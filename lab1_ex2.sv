==> flow/design.v <==
module D_FF 
#(parameter WIDTH=1)  
(
	input logic clk, rst,
	input logic [WIDTH-1:0] data_i,
	output logic [WIDTH-1:0] data_o
);
reg [WIDTH-1:0] data;
always_ff@ (posedge clk or negedge rst)
	if (!rst) begin
		data <= 0;
	end else begin
	data <= data_i;
	end
assign data_o=data;
endmodule 
module D_FF8b
#(parameter WIDTH=8)  
(
	input logic clk, rst,
	input logic [WIDTH-1:0] data_i,
	output logic [WIDTH-1:0] data_o
);
reg [WIDTH-1:0] data;
always_ff@ (posedge clk, negedge rst)
	if (!rst) begin
		data <= 0;
	end else begin
	data <= data_i;
	end
assign data_o=data;
endmodule 
module FA (
	input logic a, b, cin,
	output logic sum, cout
);
	assign sum = a ^ b ^ cin;
	assign cout = (a & b) | (cin & (a ^ b));
endmodule
module FA8b (
	input logic [7:0] a,
	input logic [7:0] b,
	input logic cin,
	output logic [7:0] sum,
	output logic cout, V 
	);
logic [7:0] carry;
FA fa1 (.sum(sum[0]), .a(a[0]), .b(b[0]^cin), .cin(cin), .cout(carry[0])); 		 
FA fa2 (.sum(sum[1]), .a(a[1]), .b(b[1]^cin), .cin(carry[0]), .cout(carry[1]));	 
FA fa3 (.sum(sum[2]), .a(a[2]), .b(b[2]^cin), .cin(carry[1]), .cout(carry[2])); 	 
FA fa4 (.sum(sum[3]), .a(a[3]), .b(b[3]^cin), .cin(carry[2]), .cout(carry[3])); 	 
FA fa5 (.sum(sum[4]), .a(a[4]), .b(b[4]^cin), .cin(carry[3]), .cout(carry[4])); 	 
FA fa6 (.sum(sum[5]), .a(a[5]), .b(b[5]^cin), .cin(carry[4]), .cout(carry[5])); 	 
FA fa7 (.sum(sum[6]), .a(a[6]), .b(b[6]^cin), .cin(carry[5]), .cout(carry[6])); 	 
FA fa8 (.sum(sum[7]), .a(a[7]), .b(b[7]^cin), .cin(carry[6]), .cout(cout)); 		 
xor ( V, cout, carry[6]);
endmodule
module lab1_ex2 (
	input logic [7:0] A0,
	input logic clk, rst, cin,
	output logic [0:0] overflow, Carry,
	output logic [7:0] sum
);
wire [7:0] wire1, wire2;
wire [0:0] V, cout;
D_FF8b dff8b0 (.clk(clk), .rst(rst), .data_i(A0), .data_o(wire1));
FA8b fa8b1 (.sum(sum), .a(wire2), .b(wire1), .cin(cin), .cout(cout), .V(V));
D_FF8b dff8b1 (.clk(clk), .rst(rst), .data_i(sum), .data_o(wire2));
D_FF dff0 (.clk(clk), .rst(rst), .data_i(V), .data_o(overflow));
D_FF dff1 (.clk(clk), .rst(rst), .data_i(cout), .data_o(Carry));
endmodule 
### Reports on lab1_ex2

The steps from the RTL of lab1_ex2 to its reports follow in flow order.
Line numbers count from 1 in the design file above.
Cell names lack the library's common part.
Not given: n/a

* top: lab1_ex2
* clock: clk
* cell library: sky130hd
* timing corner: tt_025C_1v80

### Word level

Source: Yosys, flattened and elaborated, memories not mapped. Widths are those after wreduce; folded enables and synchronous resets count as part of the registers. Registers that Yosys merges into a memory's read port (data or address) are not register bits. Print and check cells do not count. Equal cells are merged and count once.

* bits in registers: 18
* cells after elaboration: 53
* output and inout port bits: 10

* bitwise logic cells: 49

Operators with widths (count)
* 1-bit bitwise XOR: 25
* 1-bit bitwise AND: 16
* 1-bit bitwise OR: 8

### Logic depth

Longest topological path by Yosys (ltp), each cell counted once; first at word level (registers and memories cut), then after technology mapping (sequential cells cut; the memories' decode and read muxes count).

* depth in word-level cells: 19
* ABC_AREA: 0
* gate-level depth with buffers: 13
* gate-level depth less buffers: 12

### After synthesis

Yosys stat after the flow's synthesis: flattened, memories mapped to cells. It holds for the ABC_AREA given above (unset counts as 0); a run with the other value may have another netlist.
The area totals of this step are shown rounded.

Cell types (count)
* dfrtp_1: 18
* fa_1: 7
* buf_4: 8
* xnor2_1: 6
* inv_1: 13
* xor2_1: 3
* buf_6: 1
* mux2i_1: 1

* buffer cells: 9
* cell area after synthesis: 799.5 µm²
* cells in the netlist: 57
* flip-flop cells: 18

The figures by module come from a second, unflattened synthesis with its own total; it is not the netlist above.

* cell total of the unflattened synthesis: 36
* area (unflattened synthesis): 700.7 µm²

Rows give one instance, submodules left out.

By module
* D_FF8b: sequential area 200.2 µm², cells 8, times used 2, area 200.2 µm²
* FA: sequential area 0.0 µm², cells 1, times used 8, area 20.0 µm²
* FA8b: sequential area 0.0 µm², cells 10, times used 1, area 90.1 µm²
* D_FF: sequential area 25.0 µm², cells 1, times used 2, area 25.0 µm²
* lab1_ex2: sequential area 0.0 µm², cells 0, times used 1, area 0.0 µm²

### Timing after synthesis

Path of least setup slack by OpenSTA after synthesis, without wires, with an ideal clock, recovery checks aside; 20% of the period is set as input and as output delay. Where synthesis merged equal registers, the netlist keeps one of their names.

* kind: input port to output port
* from: input port cin
* to: output port sum[7]
* path delay: 3.055 ns
* data arrival time: 4.215 ns
* output delay: 1.160 ns
* launch time at the first pin: 1.160 ns
* stages: 13
* required time: 4.640 ns
* clock period: 5.8 ns
* path slack: 0.425 ns
* input delay: 1.160 ns
* path buffers: 2
* synthesis period reached: 5.375 ns

"path delay" = arrival - input delay + setup time.
A path that ends at an output port has no setup time.
"stages" counts driving pins, that of a launching flip-flop among them; a cell with two outputs on the path counts twice.
"synthesis period reached" is the clock period less the worst setup slack; recovery checks do not enter. This is arithmetic on one report: input and output delays are still those of the set period (20% each).
The rows between start and end are the longest chain of elaborated cells between them; the timing report does not say that the signal goes this way. Where chains are equally long, one stands for them.
Each line given opens the expression or statement behind the cell; cells for indexed reads and writes are added by Yosys, which also makes memories of some case tables.

* path through: buf_6 > xnor2_1 > fa_1 > fa_1 > fa_1 > fa_1 > inv_1 > fa_1 > inv_1 > fa_1 > inv_1 > fa_1 > buf_4
* cells in the longest elaborated chain: 17
* elaborated cells on any way between the ends: 38
* classes of those cells: 38 x logic

Ends and longest elaborated chain, after synthesis
* start: declaration: RTL line 60 `input logic clk, rst, cin,`
* 1-bit bitwise XOR: RTL line 48 `FA fa1 (.sum(sum[0]), .a(a[0]), .b(b[0]^cin), .cin(cin), .cout(carry[0]));`
* 1-bit bitwise XOR: RTL line 38 `assign cout = (a & b) | (cin & (a ^ b));`
* 1-bit bitwise AND: RTL line 38
* 1-bit bitwise OR: RTL line 38
* 1-bit bitwise AND: RTL line 38
* 1-bit bitwise OR: RTL line 38
* 1-bit bitwise AND: RTL line 38
* [... 3 more ...]
* 1-bit bitwise AND: RTL line 38
* 1-bit bitwise OR: RTL line 38
* 1-bit bitwise AND: RTL line 38
* 1-bit bitwise OR: RTL line 38
* 1-bit bitwise AND: RTL line 38
* 1-bit bitwise OR: RTL line 38
* 1-bit bitwise XOR: RTL line 37 `assign sum = a ^ b ^ cin;`
* end: declaration: RTL line 62 `output logic [7:0] sum`

Some nets on the timed path still bear RTL names; the line given drives or declares the net.

Nets with RTL names, path after synthesis (RTL line)
* fa8b1.fa8.sum: 37

### Worst path after layout

Path of least setup slack in the final report of run 1 (OpenROAD, finished layout, wires in). Where an end is a register, its clock arrival counts in the times.

* kind: input port to output port
* from: input port cin
* to: output port sum[7]
* path buffers: 2
* stages: 13
* output delay: 1.21 ns
* data arrival time: 4.61 ns
* launch time at the first pin: 1.21 ns
* input delay: 1.21 ns
* clock period: 6.04 ns
* required time: 4.83 ns
* path slack: 0.22 ns

The rows between start and end are the longest chain of elaborated cells between them; the timing report does not say that the signal goes this way. Where chains are equally long, one stands for them.

* path through: dlygate4sd2_1 > xnor2_1 > fa_2 > fa_1 > fa_1 > fa_1 > inv_1 > fa_1 > inv_1 > fa_1 > inv_1 > fa_1 > dlygate4sd2_1
* cells in the longest elaborated chain: 17
* elaborated cells on any way between the ends: 38
* classes of those cells: 38 x logic

Ends and longest elaborated chain, post-layout
* start: declaration: RTL line 60 `input logic clk, rst, cin,`
* 1-bit bitwise XOR: RTL line 48 `FA fa1 (.sum(sum[0]), .a(a[0]), .b(b[0]^cin), .cin(cin), .cout(carry[0]));`
* 1-bit bitwise XOR: RTL line 38 `assign cout = (a & b) | (cin & (a ^ b));`
* 1-bit bitwise AND: RTL line 38
* 1-bit bitwise OR: RTL line 38
* 1-bit bitwise AND: RTL line 38
* 1-bit bitwise OR: RTL line 38
* 1-bit bitwise AND: RTL line 38
* [... 3 more ...]
* 1-bit bitwise AND: RTL line 38
* 1-bit bitwise OR: RTL line 38
* 1-bit bitwise AND: RTL line 38
* 1-bit bitwise OR: RTL line 38
* 1-bit bitwise AND: RTL line 38
* 1-bit bitwise OR: RTL line 38
* 1-bit bitwise XOR: RTL line 37 `assign sum = a ^ b ^ cin;`
* end: declaration: RTL line 62 `output logic [7:0] sum`

Memo
Re: implementation data of lab1_ex2

2 stored runs of lab1_ex2 in the flow (synthesis by Yosys, layout by OpenROAD, sky130hd cells), in arbitrary order. Constraints: input delay and output delay 20% of the set period each, output load 0.01 pF.
"reached clock period" is the run's clock period less its worst setup slack. It is reckoned from that one timing run; input and output delays stay at 20% of the period that was set.
"critical path time": the worst setup path's part of the clock period (all of it between registers, 20% less for each end at a port) less its slack. A launch clock that arrives late makes it longer, a capture clock that arrives late makes it shorter.
By "total power after layout" is meant OpenSTA's value without simulated activity: inputs other than the clock are taken to toggle once in ten clock periods, and the tool carries that through the logic.
The results are shown rounded.

### Run 1

==> flow/run.sh <==
#!/bin/bash
# the make line also repeats the synthesis and layout settings of config.mk as NAME=value (left out here)
make -C /OpenROAD-flow-scripts/flow DESIGN_CONFIG=/design/flow/config.mk WORK_HOME=/design/flow/orfs CLKGATE_MAP_FILE= finish
==> flow/config.mk <==
export PLATFORM = sky130hd
export DESIGN_NAME = lab1_ex2
export DESIGN_NICKNAME = lab1_ex2
export VERILOG_FILES = /design/flow/design.v
export SDC_FILE = /design/flow/constraint.sdc
export NUM_CORES = 4
export LEC_CHECK = 0
export CAP_MARGIN = 20
export CORE_MARGIN = 2
export CORE_UTILIZATION = 21
export SLEW_MARGIN = 20
==> flow/constraint.sdc <==
create_clock -name core_clock -period 6.04 [get_ports {clk}]
set_input_delay 1.2080 -clock core_clock [delete_from_list [all_inputs] [get_ports {clk}]]
set_output_delay 1.2080 -clock core_clock [all_outputs]
set_load 0.01 [all_outputs]

Results of run 1:
- Final design utilization: 28.5 %
- Worst setup slack after layout: 0.221 ns
- Standard-cell area after layout: 1045 µm²
- Reached clock period: 5.819 ns
- Critical path time: 3.40 ns
- Worst setup path kind: input port to output port
- Total power after layout: 548.6 µW
- Cell area after synthesis: 799.5 µm²
- Total die area: 4316 µm²

### Run 2

==> flow/run.sh <==
#!/bin/bash
# the make line also repeats the synthesis and layout settings of config.mk as NAME=value (left out here)
make -C /OpenROAD-flow-scripts/flow DESIGN_CONFIG=/design/flow/config.mk WORK_HOME=/design/flow/orfs CLKGATE_MAP_FILE= finish
==> flow/config.mk <==
export PLATFORM = sky130hd
export DESIGN_NAME = lab1_ex2
export DESIGN_NICKNAME = lab1_ex2
export VERILOG_FILES = /design/flow/design.v
export SDC_FILE = /design/flow/constraint.sdc
export NUM_CORES = 4
export LEC_CHECK = 0
export CAP_MARGIN = 20
export CELL_PAD_IN_SITES_DETAIL_PLACEMENT = 1
export CELL_PAD_IN_SITES_GLOBAL_PLACEMENT = 2
export CORE_ASPECT_RATIO = 0.62
export CORE_MARGIN = 2
export CORE_UTILIZATION = 35
export CTS_CLUSTER_DIAMETER = 202
export CTS_CLUSTER_SIZE = 48
export GPL_ROUTABILITY_DRIVEN = 1
export PLACE_DENSITY_LB_ADDON = 0.06
export SETUP_SLACK_MARGIN = 0.25
export SLEW_MARGIN = 20
==> flow/constraint.sdc <==
create_clock -name core_clock -period 4.63 [get_ports {clk}]
set_input_delay 0.9260 -clock core_clock [delete_from_list [all_inputs] [get_ports {clk}]]
set_output_delay 0.9260 -clock core_clock [all_outputs]
set_load 0.01 [all_outputs]

Results of run 2:
- Standard-cell area after layout: 1071 µm²
- Cell area after synthesis: 799.5 µm²
- Total power after layout: 768.8 µW
- Critical path time: 2.92 ns
- Worst setup path kind: input port to output port
- Reached clock period: 4.774 ns
- Total die area: 2694 µm²
- Final design utilization: 50.3 %
- Worst setup slack after layout: -0.144 ns
